==> flow/design.v <==
module AXI_master(
	input A_clk,
	input A_reset,
	output reg [7:0]AR_addr,
	output reg AR_valid,
	input AR_ready,
	input [7:0]R_data,
	input R_resp,
	input R_valid,
	output reg R_ready,
	output reg [7:0]AW_addr,
	output reg AW_valid,
	input AW_ready,
	output reg [7:0]W_data,
	output reg W_valid,
	input W_ready,
	input B_resp,
	input B_valid,
	output reg B_ready,
	input [7:0] raddr,
	input [7:0] waddr,
	input [7:0] data,
	output reg [7:0] read
);
reg [3:0]AW_state;
reg [3:0]W_state;
reg [3:0]AR_state;
reg [3:0]R_state;
reg [3:0]B_state;
localparam AW_IDLE = 0;
localparam AW_VALIDITY = 1;
localparam AW_DONE = 2;
localparam AR_IDLE = 3;
localparam AR_VALIDITY = 4;
localparam AR_DONE = 5;
localparam W_IDLE = 6;
localparam W_WRITE = 7;
localparam W_DONE = 8;
localparam R_IDLE = 9;
localparam R_READ = 10;
localparam R_DONE = 11;
localparam B_IDLE = 12;
localparam B_RESPONSE = 13;
localparam B_DONE = 14;
always@(posedge A_clk)
begin
	if(A_reset) begin
		AW_state <= AW_IDLE;
		W_state <= W_IDLE;
		AR_state <= AR_IDLE;
		R_state <= R_IDLE;
		B_state <= B_IDLE;
	end
	else begin
		case(AW_state)
			AW_IDLE:
				begin
					AW_valid <= 1;
					AW_state <= AW_VALIDITY;
				end
			AW_VALIDITY:
				begin
					if(AW_valid && AW_ready) begin
						AW_addr <= waddr;
						AW_valid <= 0;
						AW_state <= AW_DONE;
					end
				end
			AW_DONE:
				begin
					AW_state <= AW_IDLE;
				end
			default: AW_state <= AW_IDLE;
		endcase
		case(W_state)
			W_IDLE:
				begin
					W_valid <= 1;
					W_state <= W_WRITE;
				end
			W_WRITE:
				begin
					if(W_valid && W_ready && AW_addr) begin
						W_data <= data;
						W_valid <= 0;
						W_state <= W_DONE;
					end
				end
			W_DONE:
				begin
					W_state <= W_IDLE;
				end
			default: W_state <= W_IDLE;
		endcase
		case(AR_state)
			AR_IDLE:
				begin
					AR_valid <= 1;
					AR_state <= AR_VALIDITY;
				end
			AR_VALIDITY:
				begin
					if(AR_valid && AR_ready) begin
						AR_addr <= AW_addr;
						AR_valid <= 0;
						AR_state <= AR_DONE;
					end
				end
			AR_DONE:
				begin
					AR_state <= AR_IDLE;
				end
			default: AR_state <= AR_IDLE;
		endcase
		case(R_state)
			R_IDLE:
				begin
					R_ready <= 1;
					R_state <= R_READ;
				end
			R_READ:
				begin
					if(R_valid && R_ready && AR_addr) begin
						read <= R_data;
						R_ready <= 0;
						R_state <= R_DONE;
						end
				end
			R_DONE:
				begin
					R_state <= R_IDLE;
				end
			default: R_state <= R_IDLE;
		endcase
		case(B_state)
			B_IDLE:
				begin
					if(!B_valid)
						B_ready <= 1;
					B_state <= B_RESPONSE;
				end
			B_RESPONSE:
				begin
					if(B_valid && B_ready) begin
						B_ready <= 0;
						B_state <= B_DONE;
					end
				end
			B_DONE:
				begin
					B_state <= B_IDLE;
				end
			default:B_state <= B_IDLE;
		endcase
	end
end
endmodule
module AXI_protocol(
	input A_clk,
	input A_reset,
	output wire [7:0]AR_addr,
	output wire AR_valid,
	output wire AR_ready,
	output wire [7:0]R_data,
	output wire R_resp,
	output wire R_valid,
	output wire R_ready,
	output wire [7:0]AW_addr,
	output wire AW_valid,
	output wire AW_ready,
	output wire [7:0]W_data,
	output wire W_valid,
	output wire W_ready,
	output wire B_resp,
	output wire B_valid,
	output wire B_ready,
	input [7:0] raddr,
	input [7:0] waddr,
	input [7:0] data,
	output [7:0] read
);
AXI_master master(
	.A_clk(A_clk),
	.A_reset(A_reset),
	.AR_addr(AR_addr),
	.AR_valid(AR_valid),
	.AR_ready(AR_ready),
	.R_data(R_data),
	.R_resp(R_resp),
	.R_valid(R_valid),
	.R_ready(R_ready),
	.AW_addr(AW_addr),
	.AW_valid(AW_valid),
	.AW_ready(AW_ready),
	.W_data(W_data),
	.W_valid(W_valid),
	.W_ready(W_ready),
	.B_resp(B_resp),
	.B_valid(B_valid),
	.B_ready(B_ready),
	.raddr(raddr),
	.waddr(waddr),
	.data(data),
	.read(read)
);
AXI_slave slave(
	.A_clk(A_clk),
	.A_reset(A_reset),
	.AR_addr(AR_addr),
	.AR_valid(AR_valid),
	.AR_ready(AR_ready),
	.R_data(R_data),
	.R_resp(R_resp),
	.R_valid(R_valid),
	.R_ready(R_ready),
	.AW_addr(AW_addr),
	.AW_valid(AW_valid),
	.AW_ready(AW_ready),
	.W_data(W_data),
	.W_valid(W_valid),
	.W_ready(W_ready),
	.B_resp(B_resp),
	.B_valid(B_valid),
	.B_ready(B_ready)
);
endmodule
module AXI_slave(
	input A_clk,
	input A_reset,
	input [7:0]AR_addr,
	input AR_valid,
	output reg AR_ready,
	output reg [7:0]R_data,
	output reg R_resp,
	output reg R_valid,
	input R_ready,
	input [7:0]AW_addr,
	input AW_valid,
	output reg AW_ready,
	input [7:0]W_data,
	input W_valid,
	output reg W_ready,
	output reg B_resp,
	output reg B_valid,
	input B_ready
);
reg [7:0] MEM [0:255];
reg [7:0] waddr_reg;
reg [7:0] wdata_reg;
reg write_addr_valid, write_data_valid;
reg [7:0] raddr_reg;
always@(posedge A_clk)
begin
	if(A_reset) begin
		AR_ready <= 0;
		R_resp <= 0;
		R_valid <= 0;
		AW_ready <= 0;
		W_ready <= 0;
		B_resp <= 0;
		B_valid <= 0;
		write_addr_valid <= 0;
		write_data_valid <= 0;
	end
	else begin
		if(AW_valid && !write_addr_valid) begin
			AW_ready <= 1;
			waddr_reg <= AW_addr;
			write_addr_valid <= 1;
		end else begin
			AW_ready <= 0;
		end
		if(W_valid && !write_data_valid) begin
			W_ready <= 1;
			MEM[waddr_reg] <= W_data;
			B_valid <= 1;
			B_resp <= 0;
			write_addr_valid <= 0;
			write_data_valid <= 0;
		end
		else W_ready <= 0;
		if(B_valid && B_ready) begin
			B_valid <= 0;
		end
		if(AR_valid && !AR_ready && !R_valid) begin
			AR_ready <= 1;
			raddr_reg <= AR_addr;
		end else begin
			AR_ready <= 0;
		end
		if(AR_valid && AR_ready && !R_valid) begin
			R_data <= MEM[raddr_reg];
			R_resp <= 0;
			R_valid <= 1;
		end
		if(R_valid && R_ready) begin
			R_resp <= 1;
			R_valid <= 0;
		end
	end
end
endmodule
# Step by step through the tools: AXI_protocol
# The steps from the RTL of AXI_protocol to its reports follow in flow order.
# Lines are those of the file above, counted from 1.
# Operators: Yosys type, input widths -> output width; for muxes data width and select width s.
# Library cell names are shortened.
# A cell with -- has no value.
[setup]
top = "AXI_protocol"
clock = "A_clk"
cell_library = "sky130hd"
lib_corner = "tt_025C_1v80"

# Word level
# Counts by Yosys on the flattened word-level netlist (proc, flatten, opt, wreduce; memories kept). Register bits leave out memories and registers merged into their read ports (data or address). Print and check cells are left out. Cells with the same type and inputs are merged into one.
# Yosys's memory passes give these memory sizes; they may raise the number of words (mostly to a power of two), join words into wider ones and drop unused or constant bits.
[classes]
n_eq = 15
reduce_logical = 36
logic = 1
mux = 31
[op_table]
columns = ["cell", "n"]
rows = [
  ["$pmux 4 s2", 5],
  ["$mux 8", 4],
  ["$reduce_and 3->1", 8],
  ["$mux 4", 5],
  ["$logic_and 1x8->1", 2],
  ["$eq 4x4->1 const B", 4],
  ["$reduce_bool 2->1", 6],
  ["$eq 4x3->1 const B", 3],
  ["$mux 1", 12],
  ["$ne 2x1->1 const B", 5],
  ["$pmux 1 s2", 5],
  ["$logic_and 1x1->1", 9],
  ["$reduce_and 2->1", 3],
  ["$reduce_or 2->1", 3],
  ["$eq 4x1->1 const B", 1],
  ["$eq 4x2->1 const B", 1],
  ["$logic_not 4->1", 1],
  ["$reduce_and 4->1", 1],
  ["$logic_not 1->1", 3],
  ["$ne 2x2->1 const B", 1],
  ["$not 1->1", 1],
]
[word_totals]
clocked_rd_ports_x_width = 8
wordCells = 107
mem_bits_rw = 2048
input_bits = 26
regBits = 80
output_inout_bits = 52
n_memories = 1
[memory_table]
columns = ["memory", "words", "width", "read_ports", "wr", "line_no", "rtl"]
rows = [
  ["slave.MEM", 256, 8, 1, 1, 247, "reg [7:0] MEM [0:255];"],
]

# Logic depth
# Yosys ltp: most cells in a row. Word level: on the elaborated netlist, between registers, memories and ports. Mapped: between sequential cells and ports; inverters and the memories' decode and read muxes count.
[depth]
depth_word = 4
ABC_AREA = 0
mapped_depth = 12
ltp_nobuf = 6

# Synthesis result
# Source: synth_stat.txt of the flow (Yosys; design flattened, memories mapped). It holds for the ABC_AREA given above (unset counts as 0); a run with the other value may have another netlist.
# Totals and module areas in this step are rounded.
[mapped]
stdcells = 3956
flip_flops = 2131
buffers = 244
seq_area_um2 = 64000
yosys_area_um2 = 82000
[types]
columns = ["type", "n", "type_area_um2"]
rows = [
  ["edfxtp_1", 2109, 6.33E+04],
  ["mux4_2", 428, 9.64E+03],
  ["mux2i_1", 164, 1.64E+03],
  ["a22oi_1", 177, 1.33E+03],
  ["nor2_1", 322, 1.21E+03],
  ["a21oi_1", 111, 555.533],
  ["dfxtp_1", 22, 440.422],
  ["clkbuf_1", 109, 409.142],
  ["o221ai_1", 40, 350.336],
  ["buf_6", 30, 337.824],
  ["buf_2", 57, 285.274],
  ["buf_4", 31, 232.723],
  ["a221oi_1", 25, 218.96],
  ["nand3_1", 36, 180.173],
  ["nand2_1", 47, 176.419],
  ["a22o_1", 17, 148.893],
  ["nor2b_1", 20, 125.12],
  ["nand4_1", 18, 112.608],
]
# Not listed: further types 34, cells in them 193.
# By module: a second synthesis without flattening, with its own total; a netlist apart from the flattened one above.
[hier_totals]
hier_cells = 3893
area_unflattened_um2 = 82000
# Rows give one instance, submodules left out.
[by_module]
columns = ["module", "seq_area_um2", "cells", "mod_area_um2", "n_inst"]
rows = [
  ["AXI_slave", 62000, 3785, 81000, 1],
  ["AXI_master", 1400, 108, 1800, 1],
  ["AXI_protocol", 0.0, 0, 0.0, 1],
]

# Timing after synthesis
# Path of least setup slack by OpenSTA after synthesis, without wires, with an ideal clock, recovery checks aside; 20% of the period is set as input and as output delay. Where synthesis merged equal registers, the netlist keeps one of their names.
[synth_path]
path_kind = "reg2out"
startpoint = "register master.W_data[0]"
endpoint = "output port W_data[0]"
slack_ns = 0.599
t_arrival_ns = 3.289
out_delay_ns = 0.972
required_time_ns = 3.888
stages = 1
launch_ns = 0.000
period_ns = 4.86
n_path_buf = 0
delay_ns = 3.289
synth_period_reached_ns = 4.261
# "delay_ns" = arrival - input delay + setup time.
# At an output port there is no setup time.
# "stages": output pins that drive a net of the path, with the launching flip-flop's if there is one; two outputs of one cell count as two.
# "synth_period_reached_ns" is the clock period less the worst setup slack; recovery checks do not enter. This is arithmetic on one report: input and output delays are still those of the set period (20% each).
[synth_via]
cell_sequence = "edfxtp_1"
elab_chain_len = 0
cells_between = 0
lines_between = 0
[synth_lines]
columns = ["item", "line_no", "rtl"]
rows = [
  ["start: declaration", 14, "output reg [7:0]W_data,"],
  ["start: assignment", 84, "W_data <= data;"],
  ["end: declaration", 171, "output wire [7:0]W_data,"],
]

# Worst path after layout
# Path of least setup slack in the final report of run 1 (OpenROAD, finished layout, wires in). Where an end is a register, its clock arrival counts in the times.
[layout_path]
path_kind = "reg2reg"
startpoint = "register slave.raddr_reg[0]"
endpoint = "register slave.R_data[5]"
setup_time_ns = 0.29
slack_ns = 0.31
launch_ns = 0.85
required_time_ns = 4.33
stages = 12
t_arrival_ns = 4.03
n_path_buf = 5
period_ns = 3.77
[layout_via]
cell_sequence = "edfxtp_1 > buf_12 > buf_12 > buf_4 > and2_1 > buf_4 > and3_1 > o22ai_1 > a31oi_1 > nor4_1 > buf_4 > nor4_1"
[layout_lines]
columns = ["item", "line_no", "rtl"]
rows = [
  ["start: declaration", 251, "reg [7:0] raddr_reg;"],
  ["start: assignment", 287, "raddr_reg <= AR_addr;"],
  ["end: declaration", 233, "output reg [7:0]R_data,"],
]
# Chain of elaborated cells between the ends: none given.

# AXI_protocol through Yosys and OpenROAD on sky130hd: 2 stored runs, unordered, with their settings and measured results. The constraints put input and output delay at 20% of the set period each and load the outputs with 0.01 pF.
# "achieved_period_ns": clock period set for the run, less the worst setup slack. It is reckoned from that one timing run; input and output delays stay at 20% of the period that was set.
# "worst_path_allowed_less_slack_ns" means the part of the period allowed to the worst setup path (the constraints hold back 20% at inputs and 20% at outputs) less its slack; where the path has registers, the arrival times of their clocks count too.
# "power.total_uw" is the tool's figure for a default switching activity; nothing was simulated.
# The measured numbers are rounded.

[[run]]
name = "run 1"
[run.settings]
period_ns = 3.77
CAP_MARGIN = 20
CORE_MARGIN = 2
CORE_UTILIZATION = 40
SLEW_MARGIN = 20
[run.results]
final_hold_ws_ns = 0.41
final_stdcell_area_um2 = 95000
achieved_period_ns = 3.463
worst_path_allowed_less_slack_ns = 3.46
worst_path_kind = "reg2reg"
setup_tns_ns = 0.000
design_die_area_um2 = 210000
post_synth_area_um2 = 82000
fin_util_frac = 0.46
power.total_uw = 47000
worst_setup_slack_ns = 0.31

[[run]]
name = "run 2"
[run.settings]
period_ns = 4.92
CORE_UTILIZATION = 40
SETUP_SLACK_MARGIN = -0.42
PLACE_DENSITY = 0.89
CORE_ASPECT_RATIO = 1.87
CORE_MARGIN = 10
ABC_AREA = 1
GPL_TIMING_DRIVEN = 1
GPL_ROUTABILITY_DRIVEN = 1
CAP_MARGIN = 30
MIN_ROUTING_LAYER = "met1"
SLEW_MARGIN = 20
[run.results]
worst_path_allowed_less_slack_ns = 3.95
worst_path_kind = "reg2reg"
post_synth_area_um2 = 86000
fin_util_frac = 0.44
achieved_period_ns = 3.945
power.total_uw = 35000
final_stdcell_area_um2 = 95000
final_hold_ws_ns = 0.42
design_die_area_um2 = 230000
setup_tns_ns = 0.000
worst_setup_slack_ns = 0.97
